==> flow/design.v <==
module  ball ( input Reset,
               input frame_clk,
		           input [15:0] keycode,
					     input press,downstop,rightstop,upstop,leftstop, startscreen,ported,
               output [9:0]  BallX, BallY
				 );
    logic [9:0] Ball_X_Pos, Ball_Y_Pos;
    logic [9:0] counter=0;
    logic [9:0] vertical_motion=-1;
    logic [9:0] horizontal_motion;
    parameter [9:0] Ball_Top_Left_X=80;
    parameter [9:0] Ball_Top_Left_Y=200;
    parameter [9:0] Ball_X_Min=0;        
    parameter [9:0] Ball_X_Max=639;      
    parameter [9:0] Ball_Y_Min=0;        
    parameter [9:0] Ball_Y_Max=439;      
    parameter [9:0] Ball_X_Step=1;       
    parameter [9:0] Ball_Y_Step=1;       
    always_ff @ (posedge frame_clk )
begin: Move_Upward
				 if(upstop!=1 && keycode == 8'h75 && press == 1'b1&& Ball_Y_Pos != 0 && downstop==1)	 
					begin
						Ball_Y_Pos <= Ball_Y_Pos - 80;
					end
				else if (ported==1)
					begin
					Ball_Y_Pos <= Ball_Top_Left_Y-180;
					Ball_X_Pos <= Ball_Top_Left_X+500;
					end
				else if(leftstop!=1 &&downstop!=1 &&  keycode == 8'h6b && press == 1'b1 ) 
					begin
						Ball_X_Pos <=Ball_X_Pos - 1'b1;
						Ball_Y_Pos <= Ball_Y_Pos + 2;
					end
				else if(leftstop!=1 &&  keycode == 8'h6b && press == 1'b1) 
					begin
						Ball_X_Pos <=Ball_X_Pos - 1'b1;
						Ball_Y_Pos <= Ball_Y_Pos;
					end
				 else if (rightstop!=1 &&downstop!=1 &&  keycode == 8'h74 && press == 1'b1)	 
					begin
						Ball_X_Pos <=Ball_X_Pos + 1'b1;
						Ball_Y_Pos <= Ball_Y_Pos + 2;
					end
					else if (rightstop!=1 &&  keycode == 8'h74 && press == 1'b1)	 
					begin
						Ball_X_Pos <=Ball_X_Pos + 1'b1;
						Ball_Y_Pos <= Ball_Y_Pos;
					end
				 else if (downstop!=1 && keycode == 8'h72 && press == 1'b1 && Ball_Y_Pos != 400 )	 
					begin
						Ball_Y_Pos <= Ball_Y_Pos + 2;
					end
				else if (downstop!=1)
				begin
				Ball_Y_Pos <= Ball_Y_Pos + 2;
				Ball_X_Pos <= Ball_X_Pos;
				end
				else
				begin
				Ball_Y_Pos <= Ball_Y_Pos;
				Ball_X_Pos <= Ball_X_Pos;
				end
end
    assign BallX = Ball_X_Pos;
    assign BallY = Ball_Y_Pos+vertical_motion;
endmodule
From RTL to reports: ball. The steps from the RTL of ball to its reports follow in flow order. Line numbers count from 1 in the design file above. The mark - stands for no value.

Design top: ball. Clock port: frame_clk. Library: sky130hd. Timing corner: tt_025C_1v80.

Elaborated design. Counts by Yosys on the flattened word-level netlist (proc, flatten, opt, wreduce; memories kept). Register bits leave out memories and registers merged into their read ports (data or address). Print and check cells are left out. Cells with the same type and inputs are merged into one.

The figure for bitwise operators is 5. Equality and inequality tests: 8. Under add/subtract/negate cells stands 5. For mux-type cells the number is 12. For reductions and logical operators the number is 21.

Operators with widths (count): two-way mux 10 bit (12); equality test 16 x 7 -> 1 bit (second input constant) (4); logical AND 1 bit (17); adder 10 x 1 -> 10 bit (second input constant) (1); subtractor 10 x 1 -> 10 bit (second input constant) (1); adder 10 bit (second input constant) (1); adder 10 x 2 -> 10 bit (second input constant) (1); subtractor 10 x 7 -> 10 bit (second input constant) (1); inequality test 10 x 9 -> 1 bit (second input constant) (1); nonzero test 10 bit (1); inequality test 6 x 1 -> 1 bit (second input constant) (1); NOT 1 bit (5); inequality test 5 bit (second input constant) (1); nonzero test 5 bit (1); inequality test 4 bit (second input constant) (1); AND reduction 3 bit (1); AND reduction 2 bit (1).

For elaborated cells the number is 53. Input port bits: 25. Bits in registers: 20.

Depth. Yosys ltp: most cells in a row. Word level: on the elaborated netlist, between registers, memories and ports. Mapped: between sequential cells and ports; inverters and the memories' decode and read muxes count.

The figure for word-level depth is 11. The figure for ABC_AREA is 0. For gate-level depth with buffers the number is 7. For gate-level depth less buffers the number is 6.

Netlist. The flow's flattened synthesis, as Yosys stat reports it; memories are mapped. The netlist is that of the ABC_AREA named above (0 if unset); the other value can give another one.

The figure for area of sequential cells is 0.0005705 mm2. Cells in the netlist: 218. The entry for chip area (Yosys) reads 0.0018167 mm2. For mapped flip-flops the number is 19.

Cell types: sky130_fd_sc_hd__edfxtp_1 (count 19, area in all 570.547 um2); sky130_fd_sc_hd__ha_1 (count 8, area in all 100.096 um2); sky130_fd_sc_hd__xnor2_1 (count 10, area in all 87.584 um2); sky130_fd_sc_hd__nor2_1 (count 19, area in all 71.318 um2); sky130_fd_sc_hd__nand4_1 (count 10, area in all 62.56 um2); sky130_fd_sc_hd__nand2_1 (count 16, area in all 60.058 um2); sky130_fd_sc_hd__xor2_1 (count 6, area in all 52.55 um2); sky130_fd_sc_hd__nor3_1 (count 10, area in all 50.048 um2); sky130_fd_sc_hd__clkbuf_1 (count 12, area in all 45.043 um2); sky130_fd_sc_hd__mux2i_1 (count 4, area in all 40.038 um2); sky130_fd_sc_hd__nand3_1 (count 8, area in all 40.038 um2); sky130_fd_sc_hd__inv_1 (count 10, area in all 37.536 um2); sky130_fd_sc_hd__nor4_1 (count 6, area in all 37.536 um2); sky130_fd_sc_hd__a21oi_1 (count 6, area in all 30.029 um2); sky130_fd_sc_hd__or4_1 (count 4, area in all 30.029 um2); sky130_fd_sc_hd__and4_1 (count 3, area in all 26.275 um2); sky130_fd_sc_hd__and3_1 (count 4, area in all 25.024 um2); sky130_fd_sc_hd__nand2b_1 (count 4, area in all 25.024 um2).

Other cell types: 33; their cells: 59.

Worst setup path after synthesis. Path of least setup slack by OpenSTA after synthesis, without wires, with an ideal clock, recovery checks aside; 20% of the period is set as input and as output delay. Where synthesis merged equal registers, the netlist keeps one of their names.

Kind: input to register. Start point: input port press. End point: register Ball_X_Pos[0]. Under delay of the path stands 1.900 ns. The entry for data arrival time reads 2.153 ns. The figure for stages is 7. The entry for external input delay reads 0.636 ns. Library setup time: 0.383 ns. Clock period: 3.18 ns. Under setup slack stands 0.644 ns. For period reached after synthesis the number is 2.536 ns.

"delay of the path" is the arrival time less input delay plus setup time. "stages": output pins that drive a net of the path, with the launching flip-flop's if there is one; two outputs of one cell count as two. "period reached after synthesis" = period - worst setup slack (recovery checks aside). The figure is calculated, with input and output delays left at 20% of the set period. Between the ends stands the longest chain of elaborated cells between them, by number of cells; it is not shown to be the way that was timed. Of several equally long chains one is given. Each line given opens the expression or statement behind the cell; cells for indexed reads and writes are added by Yosys, which also makes memories of some case tables. A register here has more assigning lines than the two given. Only ways into the end's enable, where the timed path ends, are counted here.

Cells stage by stage: sky130_fd_sc_hd__nor4bb_1 -> sky130_fd_sc_hd__buf_2 -> sky130_fd_sc_hd__and4_1 -> sky130_fd_sc_hd__buf_2 -> sky130_fd_sc_hd__and3_1 -> sky130_fd_sc_hd__buf_2 -> sky130_fd_sc_hd__a31oi_1. The figure for cells in the longest elaborated chain is 5. The figure for elaborated cells on any way between the ends is 10.

RTL lines, path post-synthesis: start: declaration (RTL line 4) `input press,downstop,rightstop,upstop,leftstop, startscreen,ported,`; logical AND 1 bit x3 (RTL line 21) `if(upstop!=1 && keycode == 8'h75 && press == 1'b1&& Ball_Y_Pos != 0 && downstop==1)`; NOT 1 bit; AND reduction 2 bit; end: assignment (RTL line 28) `Ball_X_Pos <= Ball_Top_Left_X+500;`; end: assignment (RTL line 32) `Ball_X_Pos <=Ball_X_Pos - 1'b1;`; end: declaration (RTL line 7) `logic [9:0] Ball_X_Pos, Ball_Y_Pos;`.

Timing after layout. From the final timing report of run B: the path of least setup slack in the routed layout; clock arrival at registers is part of the times.

Kind: register to output. Start point: register Ball_Y_Pos[5]. End point: output port BallY[8]. Under setup slack stands 0.19 ns. The figure for stages is 7. The entry for data arrival time reads 2.16 ns. Clock period: 2.94 ns.

Between the ends stands the longest chain of elaborated cells between them, by number of cells; it is not shown to be the way that was timed. Of several equally long chains one is given. A register here has more assigning lines than the two given.

Cells stage by stage: sky130_fd_sc_hd__edfxtp_1 -> sky130_fd_sc_hd__inv_1 -> sky130_fd_sc_hd__ha_1 -> sky130_fd_sc_hd__o21ai_1 -> sky130_fd_sc_hd__nor3_1 -> sky130_fd_sc_hd__xor2_1 -> sky130_fd_sc_hd__clkdlybuf4s50_1. The figure for cells in the longest elaborated chain is 1. The figure for elaborated cells on any way between the ends is 1.

RTL lines, path post-layout: start: declaration (RTL line 7) `logic [9:0] Ball_X_Pos, Ball_Y_Pos;`; start: assignment (RTL line 23) `Ball_Y_Pos <= Ball_Y_Pos - 80;`; start: assignment (RTL line 27) `Ball_Y_Pos <= Ball_Top_Left_Y-180;`; adder 10 bit (RTL line 66) `assign BallY = Ball_Y_Pos+vertical_motion;`; end: declaration (RTL line 5) `output [9:0]  BallX, BallY`.

## Implementation results

Design ball on sky130hd. What follows are 2 stored runs of the flow, each under its own settings; their order means nothing. The constraints put input and output delay at 20% of the set period each and load the outputs with 0.01 pF. "achieved period" = clock period - worst setup slack. The figure is calculated, with input and output delays left at 20% of the set period. "time used up by the worst setup path" = time allowed to the worst setup path (clock period - input delay - output delay, where it has them) - its slack; a late launch clock adds to it, a late capture clock takes from it. "total power after layout": no workload was simulated; the value follows from the tool's default switching activity.

Files of run A:
==> flow/run.sh <==
#!/bin/bash
# the make line also repeats the synthesis and layout settings of config.mk as NAME=value (left out here)
make -C /OpenROAD-flow-scripts/flow DESIGN_CONFIG=/design/flow/config.mk WORK_HOME=/design/flow/orfs CLKGATE_MAP_FILE= finish
==> flow/config.mk <==
export PLATFORM = sky130hd
export DESIGN_NAME = ball
export DESIGN_NICKNAME = ball
export VERILOG_FILES = /design/flow/design.v
export SDC_FILE = /design/flow/constraint.sdc
export NUM_CORES = 4
export LEC_CHECK = 0
export CAP_MARGIN = 20
export CELL_PAD_IN_SITES_DETAIL_PLACEMENT = 1
export CORE_MARGIN = 4
export CORE_UTILIZATION = 58
export CTS_CLUSTER_DIAMETER = 116
export GPL_ROUTABILITY_DRIVEN = 0
export SLEW_MARGIN = 20
export TNS_END_PERCENT = 15
==> flow/constraint.sdc <==
create_clock -name core_clock -period 3.29 [get_ports {frame_clk}]
set_input_delay 0.6580 -clock core_clock [delete_from_list [all_inputs] [get_ports {frame_clk}]]
set_output_delay 0.6580 -clock core_clock [all_outputs]
set_load 0.01 [all_outputs]

Outcome of run A: not finished: placement ended with error DPL-0033.

Files of run B:
==> flow/run.sh <==
#!/bin/bash
# the make line also repeats the synthesis and layout settings of config.mk as NAME=value (left out here)
make -C /OpenROAD-flow-scripts/flow DESIGN_CONFIG=/design/flow/config.mk WORK_HOME=/design/flow/orfs CLKGATE_MAP_FILE= finish
==> flow/config.mk <==
export PLATFORM = sky130hd
export DESIGN_NAME = ball
export DESIGN_NICKNAME = ball
export VERILOG_FILES = /design/flow/design.v
export SDC_FILE = /design/flow/constraint.sdc
export NUM_CORES = 4
export LEC_CHECK = 0
export CAP_MARGIN = 20
export CORE_MARGIN = 2
export CORE_UTILIZATION = 34
export SLEW_MARGIN = 20
==> flow/constraint.sdc <==
create_clock -name core_clock -period 2.94 [get_ports {frame_clk}]
set_input_delay 0.5880 -clock core_clock [delete_from_list [all_inputs] [get_ports {frame_clk}]]
set_output_delay 0.5880 -clock core_clock [all_outputs]
set_load 0.01 [all_outputs]

Results of run B. The full die area reads 0.0059444 mm2. The worst slack on setup checks comes to 0.193 ns. For the standard-cell area after layout the run shows 0.002371 mm2. The total power after layout comes to 781.2 µW. The worst-case hold slack stands at 0.680 ns. For the achieved period the run shows 2.747 ns. For the time used up by the worst setup path the run shows 2.16 ns. Critical path kind: register to output. The cell area after synthesis comes to 0.0018167 mm2. The final setup TNS is 0.000 ns. For the utilization after layout the run shows 0.461.
